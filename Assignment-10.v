==> flow/design.v <==
        module Serial_Twos_Comp (output y, input [7: 0] data, input load, shift_control, Clock, reset_b);
     	reg [7: 0] SReg; reg Q; wire SO = SReg [0];
     	assign y = SO ^ Q;
     	always @ (posedge Clock, negedge reset_b) if (reset_b == 0) begin SReg <= 0;
     	Q <= 0; end else begin if (load) SReg = data;
    	else if (shift_control) begin Q <= Q | SO; 
     	SReg <= {y, SReg[7: 1]};
     	end 
    	end 
    	endmodule
; From RTL to reports: Serial_Twos_Comp
; The steps from the RTL of Serial_Twos_Comp to its reports follow in flow order.
; Line numbers count from 1 in the design file above.
; Operators: Yosys type, input widths -> output width; for muxes data width and select width s.
; Cell names lack the library's common part.
; A cell with - has no value.
[design]
top = Serial_Twos_Comp
clock = Clock
library = sky130hd
lib_corner = tt_025C_1v80

; Elaborated design
; Source: Yosys, flattened and elaborated, memories not mapped. Widths are those after wreduce. Registers that Yosys merges into a memory's read port (data or address) are not register bits. Print and check cells do not count. Equal cells are merged and count once.
[bits]
reg_bits = 9
latch_bits = 0
ramBits = 0
rom_bits = 0
clocked_rd_ports_x_width = 0
memories = 0
input_bits = 12
out_inout_bits = 1
word_cells = 9
[op_classes]
add_sub_neg = 0
n_mul = 0
n_div = 0
compare = 0
eq_ne = 0
n_shift = 0
muxes = 2
logic = 3
reduce_logical = 2
[op_table]
columns = cell, count
row1 = $mux 8, 2
row2 = $reduce_and 2->1, 1
row3 = $reduce_bool 2->1, 1
row4 = $or 1x1->1, 1
row5 = $xor 1x1->1, 1
row6 = $not 1->1, 1

; Depth
; Longest topological path by Yosys (ltp), each cell counted once; first at word level (registers and memories cut), then after technology mapping (sequential cells cut; the memories' decode and read muxes count).
[depth]
word_depth = 3
abc_area = 0
mapped_depth = 4
ltp_nobuf = 4

; Mapped cells and area
; Yosys stat after the flow's synthesis: flattened, memories mapped to cells. It holds for the ABC_AREA given above (unset counts as 0); a run with the other value may have another netlist.
[mapped]
cell_count = 40
yosys_area_um2 = 441.7
seqArea_um2 = 225.2
ff_cells = 9
buffers = 2
[types]
columns = type, count, area_total_um2
row1 = dfrtp_1, 9, 225.216
row2 = mux2i_1, 9, 90.086
row3 = o21ai_0, 8, 40.038
row4 = nand2_1, 8, 30.029
row5 = buf_6, 2, 22.522
row6 = nor2b_4, 1, 13.763
row7 = ha_1, 1, 12.512
row8 = inv_1, 2, 7.507

; Timing after synthesis
; Source: OpenSTA report_checks on the synthesized netlist (no wires, ideal clock, input and output delay 20% of the period each), path of least setup slack; recovery checks are left aside. Register names are those of the netlist, which keeps one name where synthesis merged equal registers.
[synth_path]
path_type = reg2reg
startpoint = register Q
endpoint = register SReg[7]
clock_period_ns = 1.34
setup_ns = 0.126
t_first_pin_ns = 0.000
arrival_ns = 0.870
required_ns = 1.214
slack_ns = 0.343
delay_ns = 0.996
stages = 5
path_buffers = 0
period_less_setup_slack_ns = 0.997
; "delay_ns" = arrival - input delay + setup time.
; "stages" counts driving pins, that of a launching flip-flop among them; a cell with two outputs on the path counts twice.
; "period_less_setup_slack_ns" is the clock period less the worst setup slack; recovery checks do not enter. This is arithmetic on one report: input and output delays are still those of the set period (20% each).
; Between the ends stands the longest chain of elaborated cells between them, by number of cells; it is not shown to be the way that was timed. Of several equally long chains one is given.
; Each line given opens the expression or statement behind the cell; cells for indexed reads and writes are added by Yosys, which also makes memories of some case tables.
; A register here has more assigning lines than the two given.
[synth_via]
cell_sequence = dfrtp_1 -> inv_1 -> ha_1 -> mux2i_1 -> o21ai_0
elab_chain_len = 3
cells_between = 3
cone_lines = 3
cone_classes = mux: 2; logic: 1
[synth_rtl]
columns = element, line_no
row1 = from (decl), 2  ; reg [7: 0] SReg; reg Q; wire SO = SReg [0];
row2 = from (assign), 5  ; Q <= 0; end else begin if (load) SReg = data;
row3 = from (assign), 6  ; else if (shift_control) begin Q <= Q | SO;
row4 = $xor 1x1->1, 3  ; assign y = SO ^ Q;
row5 = $mux 8, 6
row6 = $mux 8, 5
row7 = to (assign), 5
row8 = to (assign), 7  ; SReg <= {y, SReg[7: 1]};
row9 = to (decl), 2
; Some nets on the timed path still bear RTL names; the line given drives or declares the net.
[synth_named_nets]
columns = net, line_no
row1 = y, 3

; Below are 2 stored runs of the flow (Yosys, OpenROAD; platform sky130hd) on Serial_Twos_Comp, each with its settings, unordered. Constraints: input delay and output delay 20% of the set period each, output load 0.01 pF.

[entry A: settings]
period_ns = 0.891
CORE_UTILIZATION = 54
PLACE_DENSITY_LB_ADDON = 0.2
CORE_MARGIN = 6
CELL_PAD_IN_SITES_DETAIL_PLACEMENT = 0
GPL_ROUTABILITY_DRIVEN = 0
CTS_CLUSTER_DIAMETER = 247
SLEW_MARGIN = 10
CAP_MARGIN = 20
[entry A: results]
outcome = did not finish, floorplanning stopped with PDN-0185

[entry B: settings]
period_ns = 1.07
CORE_UTILIZATION = 53
CAP_MARGIN = 20
CORE_MARGIN = 2
SLEW_MARGIN = 20
[entry B: results]
outcome = did not finish, floorplanning stopped with PDN-0185
